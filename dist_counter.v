==> flow/design.v <==
module dist_counter(input clk,                       
                    input rst_n,                     
                    input [1:0] state,               
                    output reg [15:0] dist,          
                    output reg [15:0] dist_locked);
    reg [3:0] count; 
    reg isLocked;
    always @(posedge clk or negedge rst_n) begin
        if (!rst_n) begin
            count <= 0;
        end
        else begin
            if (state == 2'b00) begin
                count <= 0;
            end
            else if (state == 2'b01) begin
                if (count == 9) begin
                    count <= 0;
                end
                else begin
                    count <= count + 1;
                end
            end
            else         
                ;
        end
    end
    always @(negedge clk or negedge rst_n) begin
        if (!rst_n) begin
            dist = 0;
        end
        else begin
            if (state == 2'b00) begin
                if (!isLocked) begin
                    dist_locked = dist;
                    isLocked    = 1;
                end
                dist = 0;
            end
            else begin
                isLocked = 0;
                if (count == 9) begin
                    dist[3:0] = dist[3:0] + 1;
                end
                    if (dist[3:0] > 9) begin
                        dist[3:0] = dist[3:0] - 10;
                        dist[7:4] = dist [7:4] + 1;
                    end
                    else
                        ;
                if (dist[7:4] > 9) begin
                    dist[7:4]  = dist[7:4] - 10;
                    dist[11:8] = dist [11:8] + 1;
                end
                else
                    ;
                if (dist[11:8] > 9) begin
                    dist[11:8]  = dist[11:8] - 10;
                    dist[15:12] = dist [15:12] + 1;
                end
                else
                    ;
                if (dist[15:12] > 9) begin
                    dist[3:0]   = 9;
                    dist[7:4]   = 9;
                    dist[11:8]  = 9;
                    dist[15:12] = 9;
                end
                else
                    ;
            end
        end
    end
endmodule
* Reports on dist_counter
The steps from the RTL of dist_counter to its reports follow in flow order. Line numbers count from 1 in the design file above. Operators: Yosys type, input widths -> output width; for muxes data width and select width s. A cell with -- has no value.
Set-up: top dist_counter, clock port clk, standard-cell library sky130hd, library corner tt_025C_1v80

* Word level
Yosys after proc, flatten, opt, wreduce and memory -nomap, before mapping. Memory bits, and registers merged into a memory's read port (data or address), are not among the register bits. Print and check cells are not counted. Equal cells are merged and count once.
Cells by class: add/subtract/negate cells 8, order comparisons 4, equal/unequal tests 2, mux-type cells 19, bitwise gates (word level) 1, reductions and logical operators 3
Operator list (number):
- $mux 4 | 18
- $add 4x1->4 const B | 5
- $gt 4x4->1 const B | 4
- $mux 16 | 1
- $sub 4x4->4 const B | 3
- $eq 4x4->1 const B | 1
- $reduce_and 3->1 | 1
- $eq 2x1->1 const B | 1
- $logic_not 2->1 | 1
- $reduce_bool 2->1 | 1
- $not 1->1 | 1
Bit counts: register bits after elaboration 37, bits of input ports 4, output and inout bits 32, cells after elaboration 41

* Logic depth
Longest topological path by Yosys (ltp), each cell counted once; first at word level (registers and memories cut), then after technology mapping (sequential cells cut; the memories' decode and read muxes count).
Logic depth: word-level depth 15, ABC_AREA 0, mapped depth 13, mapped depth without buffers 13

* Netlist
Yosys stat after the flow's synthesis: flattened, memories mapped to cells. It holds for the ABC_AREA given above (unset counts as 0); a run with the other value may have another netlist.
Cell types:
- sky130_fd_sc_hd__edfxtp_1 | number 17, total area 510.49 um^2
- sky130_fd_sc_hd__dfrtn_1 | number 16, total area 400.384 um^2
- sky130_fd_sc_hd__ha_1 | number 9, total area 112.608 um^2
- sky130_fd_sc_hd__dfrtp_1 | number 4, total area 100.096 um^2
- sky130_fd_sc_hd__xor2_1 | number 7, total area 61.309 um^2
- sky130_fd_sc_hd__a21oi_1 | number 11, total area 55.053 um^2
- sky130_fd_sc_hd__nand2_1 | number 14, total area 52.55 um^2
- sky130_fd_sc_hd__nor3_1 | number 9, total area 45.043 um^2
- sky130_fd_sc_hd__xnor2_1 | number 5, total area 43.792 um^2
- sky130_fd_sc_hd__mux2i_2 | number 3, total area 41.29 um^2
- sky130_fd_sc_hd__o21ai_0 | number 7, total area 35.034 um^2
- sky130_fd_sc_hd__nor2_1 | number 9, total area 33.782 um^2
- sky130_fd_sc_hd__mux2i_1 | number 3, total area 30.029 um^2
- sky130_fd_sc_hd__a2111oi_4 | number 1, total area 27.526 um^2
- sky130_fd_sc_hd__a221oi_4 | number 1, total area 26.275 um^2
- sky130_fd_sc_hd__nor4b_1 | number 3, total area 26.275 um^2
- sky130_fd_sc_hd__a21o_1 | number 3, total area 22.522 um^2
- sky130_fd_sc_hd__clkbuf_1 | number 6, total area 22.522 um^2
Not listed: further types 32, cells in them 48.
Synthesis totals: mapped cells 176, cell area after synthesis 0.0020257 mm^2, sequential area 0.001011 mm^2, flip-flops 37, buffers 7

Memo
Re: implementation data of dist_counter

Measured results for dist_counter: 2 stored runs of the Yosys and OpenROAD flow on sky130hd. The settings differ; the order carries no meaning. The constraints put input and output delay at 20% of the set period each and load the outputs with 0.01 pF.

* Run A | settings: period_ns 6.69; CORE_UTILIZATION 31; SETUP_SLACK_MARGIN 0.57; PLACE_DENSITY_LB_ADDON 0.28; CORE_ASPECT_RATIO 1.12; CORE_MARGIN 9; GPL_TIMING_DRIVEN 1; CAP_MARGIN 20; SLEW_MARGIN 20 | results: utilization 49.5 %; setup slack of the worst path 0.481 ns; total negative setup slack 0.000 ns; standard-cell area of the final layout 0.0030679 mm^2; chip area after synthesis (Yosys) 0.0020257 mm^2; full die area 0.0097736 mm^2
* Run B | settings: period_ns 16.3; CAP_MARGIN 20; CORE_MARGIN 2; CORE_UTILIZATION 40; SLEW_MARGIN 20 | results: setup slack of the worst path 3.197 ns; utilization 53.8 %; total negative setup slack 0.000 ns; full die area 0.0056498 mm^2; standard-cell area of the final layout 0.00259 mm^2; chip area after synthesis (Yosys) 0.0020257 mm^2
