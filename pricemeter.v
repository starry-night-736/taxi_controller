==> flow/design.v <==
module pricemeter(input clk,                        
                  input rst_n,                      
                  input [1:0] state,                
                  output reg [19:0] price,          
                  output reg [19:0] price_locked);
    reg isLocked;
    reg charging;
    parameter max_dist  = 9;
    parameter max_time  = 599;
    parameter max_start = 2999;
    reg [9:0] count_dist;     
    reg [9:0] count_time;     
    reg [11:0] count_start;    
    reg is_initialized;       
    wire en_dist;             
    wire en_time;             
    assign en_dist = (state == 2'b01)?1:0;
    assign en_time = (state == 2'b11)?1:0;
    always @(posedge clk or negedge rst_n) begin
        if (!rst_n) begin
            count_dist <= 0;
            count_time <= 0;
        end
        else begin
            if (en_dist) begin
                if (count_start == max_start) begin
                    count_start <= 0;
                    charging    <= 1;
                end
                else begin
                    if (!charging) begin
                        count_start <= count_start + 1;
                    end
                    else
                        ;
                end
                if (count_dist == max_dist)       
                    count_dist <= 0;
                else
                    count_dist <= count_dist + 1;
            end
            else if (state == 2'b00)
                charging <= 0;
            else
                ;
            if (en_time) begin
                if (count_time == max_time)       
                    count_time <= 0;
                else
                    count_time <= count_time + 1;
            end
            else
                ;        
        end
    end
    always @(negedge clk or negedge rst_n) begin
        if (!rst_n) begin
            price = 0;
        end
        else begin
            if (state == 2'b00) begin
                is_initialized = 0;
                if (!isLocked) begin
                    price_locked = price;
                    isLocked     = 1;
                end
                price = 0;
            end
            else begin
                isLocked = 0;
                if (!is_initialized) begin
                    price[15:12]   = 4'b1001;
                    is_initialized = 1;
                end
            end
            if (charging) begin
                if (count_dist == max_dist) begin       
                    price[3:0] = price[3:0] + 4'b0100;
                    price[7:4] = price[7:4] + 4'b0010;
                end
                else
                    ;
            end
            else
                ;
            if (count_time == max_time) begin       
                price[15:12] = price[15:12] + 4'b0001;
            end
            else
                ;
            if (price[3:0] > 4'b1001) begin
                price[3:0] = price[3:0] - 4'b1010;
                price[7:4] = price[7:4] + 4'b0001;
            end
            else
                ;
            if (price[7:4] > 4'b1001) begin
                price[7:4]  = price[7:4] - 4'b1010;
                price[11:8] = price[11:8] + 4'b0001;
            end
            else
                ;
            if (price[11:8] > 4'b1001) begin
                price[11:8]  = price[11:8] - 4'b1010;
                price[15:12] = price[15:12] + 4'b0001;
            end
            else
                ;
            if (price[15:12] > 4'b1001) begin
                price[15:12] = price[15:12] - 4'b1010;
                price[19:16] = price[19:16] + 4'b0001;
                if (price[19:16] > 4'b1001) begin
                    price[11:8]  = 4'b1001;
                    price[15:12] = 4'b1001;
                    price[19:16] = 4'b1001;
                end
                else
                    ;
            end
            else
                ;
        end
    end
endmodule
# From RTL to reports: pricemeter
# The steps from the RTL of pricemeter to its reports follow in flow order.
# Line numbers count from 1 in the design file above.
# Library cell names are shortened.
# A cell with - has no value.
[design]
top = "pricemeter"
clock = "clk"
library = "sky130hd"
lib_corner = "tt_025C_1v80"

# Word level
# Yosys after proc, flatten, opt, wreduce and memory -nomap, before mapping. Memory bits, and registers merged into a memory's read port (data or address), are not among the register bits. Print and check cells are not counted.
[bits]
wordCells = 66
inputBits = 4
output_inout_bits = 40
regBits = 75
[classes]
add_sub_neg = 14
n_mux = 26
equal = 7
n_logic = 1
reduce_and_logical = 5
compare = 5
[ops]
columns = ["op", "n"]
rows = [
  ["4-bit two-way mux", 15],
  ["12-bit two-way mux", 3],
  ["10-bit by 1-bit adder with 10-bit output with constant B", 2],
  ["4-bit by 1-bit adder with 4-bit output with constant B", 5],
  ["4-bit greater-than comparator with constant B", 5],
  ["10-bit two-way mux", 2],
  ["4-bit subtractor with constant B", 4],
  ["12-bit by 1-bit adder with 12-bit output with constant B", 1],
  ["12-bit equality test with constant B", 1],
  ["10-bit equality test with constant B", 1],
  ["10-bit by 4-bit equality test with 1-bit output with constant B", 1],
  ["3-bit AND reduction", 3],
  ["8-bit two-way mux", 1],
  ["1-bit two-way mux", 5],
  ["2-bit by 1-bit != test with 1-bit output with constant B", 2],
  ["4-bit by 2-bit adder with 4-bit output with constant B", 1],
  ["4-bit by 3-bit adder with 4-bit output with constant B", 1],
  ["2-bit by 1-bit equality test with 1-bit output with constant B", 1],
  ["2-bit equality test with constant B", 1],
  ["2-bit logical NOT", 1],
  ["2-bit nonzero test", 1],
  ["1-bit inverter", 1],
]

# Longest topological paths
# Yosys ltp: most cells in a row. Word level: on the elaborated netlist, between registers, memories and ports. Mapped: between sequential cells and ports; inverters and the memories' decode and read muxes count.
[depth]
depth_word = 14
abc_area = 0
depth_mapped = 15

# After synthesis
# Source: synth_stat.txt of the flow (Yosys; design flattened, memories mapped). It holds for the ABC_AREA given above (unset counts as 0); a run with the other value may have another netlist.
[types]
columns = ["cell", "n"]
rows = [
  ["edfxtp_1", 35],
  ["dfrtn_1", 20],
  ["dfrtp_1", 20],
  ["xnor2_1", 23],
  ["xor2_1", 20],
  ["ha_1", 13],
  ["nand2_1", 39],
  ["o21ai_0", 24],
  ["nand3_1", 21],
  ["nor2_1", 21],
  ["and3_1", 12],
  ["inv_1", 14],
  ["mux2i_1", 5],
  ["nand2b_1", 8],
  ["mux2i_4", 2],
  ["nand4_1", 7],
  ["o31ai_1", 5],
  ["and4_1", 4],
]
# Other cell types: 34; their cells: 72.
[synth_totals]
mapped_area_um2 = 3985.1
buf_cells = 9
cells = 365
seqArea_um2 = 2052.0
flip_flops = 75

==> runs of pricemeter <==
Top module pricemeter; platform sky130hd; tools Yosys and OpenROAD; 2 stored runs in no particular order. Input and output delays are each 20% of the period that was set; the output load is 0.01 pF.
"total_power_mw": no workload was simulated; the value follows from the tool's default switching activity.

# stored run 1
==> flow/run.sh <==
#!/bin/bash
# the make line also repeats the synthesis and layout settings of config.mk as NAME=value (left out here)
make -C /OpenROAD-flow-scripts/flow DESIGN_CONFIG=/design/flow/config.mk WORK_HOME=/design/flow/orfs CLKGATE_MAP_FILE= finish
==> flow/config.mk <==
export PLATFORM = sky130hd
export DESIGN_NAME = pricemeter
export DESIGN_NICKNAME = pricemeter
export VERILOG_FILES = /design/flow/design.v
export SDC_FILE = /design/flow/constraint.sdc
export NUM_CORES = 4
export LEC_CHECK = 0
export ABC_AREA = 0
export CAP_MARGIN = 0
export CORE_MARGIN = 2
export CORE_UTILIZATION = 62
export GPL_TIMING_DRIVEN = 1
export PLACE_DENSITY_LB_ADDON = 0.13
export SLEW_MARGIN = 10
export TNS_END_PERCENT = 15
==> flow/constraint.sdc <==
create_clock -name core_clock -period 10.2 [get_ports {clk}]
set_input_delay 2.0400 -clock core_clock [delete_from_list [all_inputs] [get_ports {clk}]]
set_output_delay 2.0400 -clock core_clock [all_outputs]
set_load 0.01 [all_outputs]

==> stored run 1: results <==
final_cell_area_um2=4828.4
total_power_mw=0.7329
timing.setup.ws_ns=0.221
ys_area_um2=3985.1
tns_setup_ns=0.000
worst_hold_slack_ns=0.477
die_footprint_um2=7084.6
post_route_util_pct=76.9

# stored run 2
==> flow/run.sh <==
#!/bin/bash
# the make line also repeats the synthesis and layout settings of config.mk as NAME=value (left out here)
make -C /OpenROAD-flow-scripts/flow DESIGN_CONFIG=/design/flow/config.mk WORK_HOME=/design/flow/orfs CLKGATE_MAP_FILE= finish
==> flow/config.mk <==
export PLATFORM = sky130hd
export DESIGN_NAME = pricemeter
export DESIGN_NICKNAME = pricemeter
export VERILOG_FILES = /design/flow/design.v
export SDC_FILE = /design/flow/constraint.sdc
export NUM_CORES = 4
export LEC_CHECK = 0
export CAP_MARGIN = 20
export CORE_MARGIN = 2
export CORE_UTILIZATION = 25
export SLEW_MARGIN = 20
==> flow/constraint.sdc <==
create_clock -name core_clock -period 11.7 [get_ports {clk}]
set_input_delay 2.3400 -clock core_clock [delete_from_list [all_inputs] [get_ports {clk}]]
set_output_delay 2.3400 -clock core_clock [all_outputs]
set_load 0.01 [all_outputs]

==> stored run 2: results <==
final_cell_area_um2=5069.9
total_power_mw=0.7231
timing.setup.ws_ns=0.460
ys_area_um2=3985.1
tns_setup_ns=0.000
worst_hold_slack_ns=0.466
die_footprint_um2=16966.4
post_route_util_pct=32.3
